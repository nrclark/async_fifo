==> flow/design.v <==
`default_nettype none
module sync_fifo #(
    parameter DATA_WIDTH = 8,
    parameter FIFO_DEPTH = 16
)(
    input wire i_clk,
    input wire i_rst,
    input wire i_rd_en,
    input wire i_wr_en,
    input wire [DATA_WIDTH-1:0] i_data_in,
    output wire o_full,
    output wire o_empty,
    output reg [DATA_WIDTH-1:0] o_data_out = 0
);
    parameter ADDR_WIDTH = $clog2(FIFO_DEPTH);
    reg [ADDR_WIDTH-1:0] wr_pointer = 0;
    reg [ADDR_WIDTH-1:0] rd_pointer = 0;
    reg [ADDR_WIDTH:0] status_cnt = 0;
    reg [DATA_WIDTH-1:0] mem [FIFO_DEPTH-1:0];
    assign o_full = (status_cnt == (FIFO_DEPTH-1));
    assign o_empty = (status_cnt == 0);
    always @ (posedge i_clk or posedge i_rst)
    begin: WRITE_POINTER
        if (i_rst)
            wr_pointer <= 0;
        else if (i_wr_en)
            wr_pointer <= wr_pointer + 1;
    end
    always @ (posedge i_clk or posedge i_rst)
    begin: READ_POINTER
        if (i_rst)
            rd_pointer <= 0;
        else if (i_rd_en)
            rd_pointer <= rd_pointer + 1;
    end
    always @ (posedge i_clk or posedge i_rst)
    begin: STATUS_COUNTER
        if (i_rst)
            status_cnt <= 0;
        else if (i_rd_en && (!i_wr_en) && (status_cnt != 0))
            status_cnt <= status_cnt - 1;
        else if (i_wr_en && (!i_rd_en) && (status_cnt != FIFO_DEPTH))
            status_cnt <= status_cnt + 1;
    end
    always @ (posedge i_clk)
    begin: RAM
        if (i_wr_en)
            mem[wr_pointer] <= i_data_in;
        if (i_rd_en)
            o_data_out <= mem[rd_pointer];
    end
endmodule
`default_nettype wire
From RTL to reports: sync_fifo
Tool output for the design above, in the order of the flow.
Lines are those of the file above, counted from 1.
The mark n/a stands for no value.

inputs
  design top = sync_fifo
  clock port = i_clk
  library = sky130hd
  corner = tt_025C_1v80

After elaboration
Yosys after proc, flatten, opt, wreduce and memory -nomap, before mapping. Memory bits, and registers merged into a memory's read port (data or address), are not among the register bits. Print and check cells are not counted. Equal cells are merged and count once.
Yosys's memory passes give these memory sizes; they may raise the number of words (mostly to a power of two), join words into wider ones and drop unused or constant bits.

bit counts
  bits in registers = 13
  latch bits = 0
  bits in writable memories = 128
  bits in read-only memories = 0
  clocked read ports x word width = 8
  memory cells = 1
  input port bits = 12
  output and inout bits = 10

cells by class
  $add $sub $neg = 4
  multipliers = 0
  div/mod/pow operators = 0
  order comparisons = 0
  equality and inequality tests = 2
  shift operators = 0
  mux-type cells = 5
  bitwise logic cells = 0
  reduce/logical cells = 9

memories
  memory  words  bits a word  read ports  write ports  RTL line  RTL
  mem     16     8            1           1            19        reg [DATA_WIDTH-1:0] mem [FIFO_DEPTH-1:0];

operator list
  operator                                                             number
  5-bit two-way mux                                                    2
  4-bit by 1-bit adder with 4-bit output (second input constant)       2
  8-bit two-way mux                                                    1
  5-bit by 1-bit adder with 5-bit output (second input constant)       1
  5-bit by 1-bit subtractor with 5-bit output (second input constant)  1
  5-bit by 4-bit == test with 1-bit output (second input constant)     1
  5-bit != test (second input constant)                                1
  5-bit logical NOT                                                    1
  5-bit nonzero test                                                   1
  1-bit logical AND                                                    4
  4-bit two-way mux                                                    1
  1-bit logical NOT                                                    2
  2-bit nonzero test                                                   1
  1-bit two-way mux                                                    1

Logic depth
Depth = most cells in a row (Yosys ltp): at word level without a register or memory, in the mapped netlist without a sequential cell, where the memories' decode and read muxes count.

depth
  word-level depth = 5
  ABC_AREA = 0
  gate-level depth with buffers = 7
  depth with buffers taken out = 7

Synthesis result
Source: synth_stat.txt of the flow (Yosys; design flattened, memories mapped). It holds for the ABC_AREA given above (unset counts as 0); a run with the other value may have another netlist.
Totals and module areas in this step are rounded.

cell types
  cell type                  number
  sky130_fd_sc_hd__edfxtp_1  136
  sky130_fd_sc_hd__mux4_1    21
  sky130_fd_sc_hd__mux4_2    19
  sky130_fd_sc_hd__dfrtp_1   13
  sky130_fd_sc_hd__and2_1    16
  sky130_fd_sc_hd__ha_1      8
  sky130_fd_sc_hd__xnor2_1   5
  sky130_fd_sc_hd__buf_12    2
  sky130_fd_sc_hd__mux2i_1   3
  sky130_fd_sc_hd__a221oi_1  3
  sky130_fd_sc_hd__nor2_1    7
  sky130_fd_sc_hd__xor2_1    3
  sky130_fd_sc_hd__a21oi_1   5
  sky130_fd_sc_hd__a21o_1    3
  sky130_fd_sc_hd__buf_6     2
  sky130_fd_sc_hd__nand2_1   6
  sky130_fd_sc_hd__fa_1      1
  sky130_fd_sc_hd__buf_4     2

Other cell types: 21; their cells: 35.

mapped netlist
  cell count = 290
  cell area after synthesis = 6130 um2
  sequential part of the area = 4410 um2
  flip-flop cells = 149

Path before layout
OpenSTA on the mapped netlist: ideal clock, no wires. The path of least setup slack (recovery checks aside). Input and output delay are each 20% of the period. Register names are those of the netlist, which keeps one name where synthesis merged equal registers.

path post-synthesis
  path kind = reg2reg
  start point = register status_cnt[0]
  end point = register status_cnt[4]
  period = 2950 ps
  time at the first pin = 0 ps
  data arrival time = 2231 ps
  required time = 2802 ps
  setup slack = 571 ps
  path delay = 2379 ps
  driving pins on the path = 8
  buffers on the path = 0
  period reached after synthesis = 2379 ps

"path delay" is the arrival time less input delay plus setup time.
"driving pins on the path": output pins that drive a net of the path, with the launching flip-flop's if there is one; two outputs of one cell count as two.
"period reached after synthesis" is the clock period less the worst setup slack; recovery checks do not enter. This is arithmetic on one report: input and output delays are still those of the set period (20% each).
The rows between start and end are the longest chain of elaborated cells between them; the timing report does not say that the signal goes this way. Where chains are equally long, one stands for them.
A line is the first line of the expression or statement that the cell stems from. Yosys adds cells for indexed reads and writes and turns some case tables into memories.
A register here has more assigning lines than the two given.

between the ends, post-synthesis
  path through = sky130_fd_sc_hd__dfrtp_1 -> sky130_fd_sc_hd__nor4_2 -> sky130_fd_sc_hd__a21oi_1 -> sky130_fd_sc_hd__fa_1 -> sky130_fd_sc_hd__a21o_1 -> sky130_fd_sc_hd__a2111oi_0 -> sky130_fd_sc_hd__a21o_1 -> sky130_fd_sc_hd__a221oi_1
  cells in the longest elaborated chain = 4
  elaborated cells between the ends (all ways) = 9
  RTL lines with such cells = 4
  classes of those cells = add/sub (2); eq/ne (1); mux (2); reduce/logical (4)

RTL lines, path post-synthesis
  what               RTL line  RTL
  from (decl)        18        reg [ADDR_WIDTH:0] status_cnt = 0;
  from (assign)      41        status_cnt <= status_cnt - 1;
  from (assign)      43        status_cnt <= status_cnt + 1;
  5-bit != test      42        else if (i_wr_en && (!i_rd_en) && (status_cnt != FIFO_DEPTH))
  1-bit logical AND  42
  5-bit two-way mux  42
  5-bit two-way mux  40        else if (i_rd_en && (!i_wr_en) && (status_cnt != 0))
  to (assign)        41
  to (assign)        43
  to (decl)          18

Worst path after layout
From the final timing report of job 1: the path of least setup slack in the routed layout; clock arrival at registers is part of the times.
The path's times are printed in steps of 10 ps; the period is the one set.

path post-layout
  path kind = reg2out
  start point = register status_cnt[0]
  end point = output port o_empty
  period = 3570 ps
  external output delay = 710 ps
  time at the first pin = 410 ps
  data arrival time = 2110 ps
  required time = 2860 ps
  setup slack = 740 ps
  driving pins on the path = 4
  buffers on the path = 1

The rows between start and end are the longest chain of elaborated cells between them; the timing report does not say that the signal goes this way. Where chains are equally long, one stands for them.
A register here has more assigning lines than the two given.

between the ends, post-layout
  path through = sky130_fd_sc_hd__dfrtp_1 -> sky130_fd_sc_hd__or4_1 -> sky130_fd_sc_hd__nor2_1 -> sky130_fd_sc_hd__clkdlybuf4s50_1
  cells in the longest elaborated chain = 1
  elaborated cells between the ends (all ways) = 1
  RTL lines with such cells = 1
  classes of those cells = reduce/logical (1)

RTL lines, path post-layout
  what               RTL line  RTL
  from (decl)        18        reg [ADDR_WIDTH:0] status_cnt = 0;
  from (assign)      41        status_cnt <= status_cnt - 1;
  from (assign)      43        status_cnt <= status_cnt + 1;
  5-bit logical NOT  21        assign o_empty = (status_cnt == 0);
  to (decl)          12        output wire o_empty,

Subject: flow runs of sync_fifo

Hi,

Flow measurements of sync_fifo on sky130hd: 2 stored runs with different settings, listed in no order. Input and output delays are each 20% of the period that was set; the output load is 0.01 pF.
"clock period achieved" is the run's clock period less its worst setup slack. It is reckoned from that one timing run; input and output delays stay at 20% of the period that was set.
"worst setup path time" = time allowed to the worst setup path (clock period - input delay - output delay, where it has them) - its slack; a late launch clock adds to it, a late capture clock takes from it.
"total power of the final layout": no workload was simulated; the value follows from the tool's default switching activity.
"worst setup path time" is given in steps of 10 ps.
Values from the reports are rounded here.
Settings: n/a = not set for that run.

item                                   job 1    job 2
period_ns                              3.57     4.33
CAP_MARGIN                             20       20
CORE_MARGIN                            2        2
CORE_UTILIZATION                       40       24
SLEW_MARGIN                            20       35
SETUP_SLACK_MARGIN                     n/a      1.21
PLACE_DENSITY                          n/a      0.7
CELL_PAD_IN_SITES_GLOBAL_PLACEMENT     n/a      0
ABC_AREA                               n/a      1
netlist area reported by Yosys (um2)   6130     6600
die footprint (um2)                    16300    28800
standard-cell area after layout (um2)  7090     7680
worst setup slack after layout (ps)    742      1650
final setup TNS (ps)                   0        0
total power of the final layout (W)    0.00559  0.00493
clock period achieved (ps)             2828     2679
worst setup path time (ps)             2110     1810
kind of the worst setup path           reg2out  reg2out

Regards
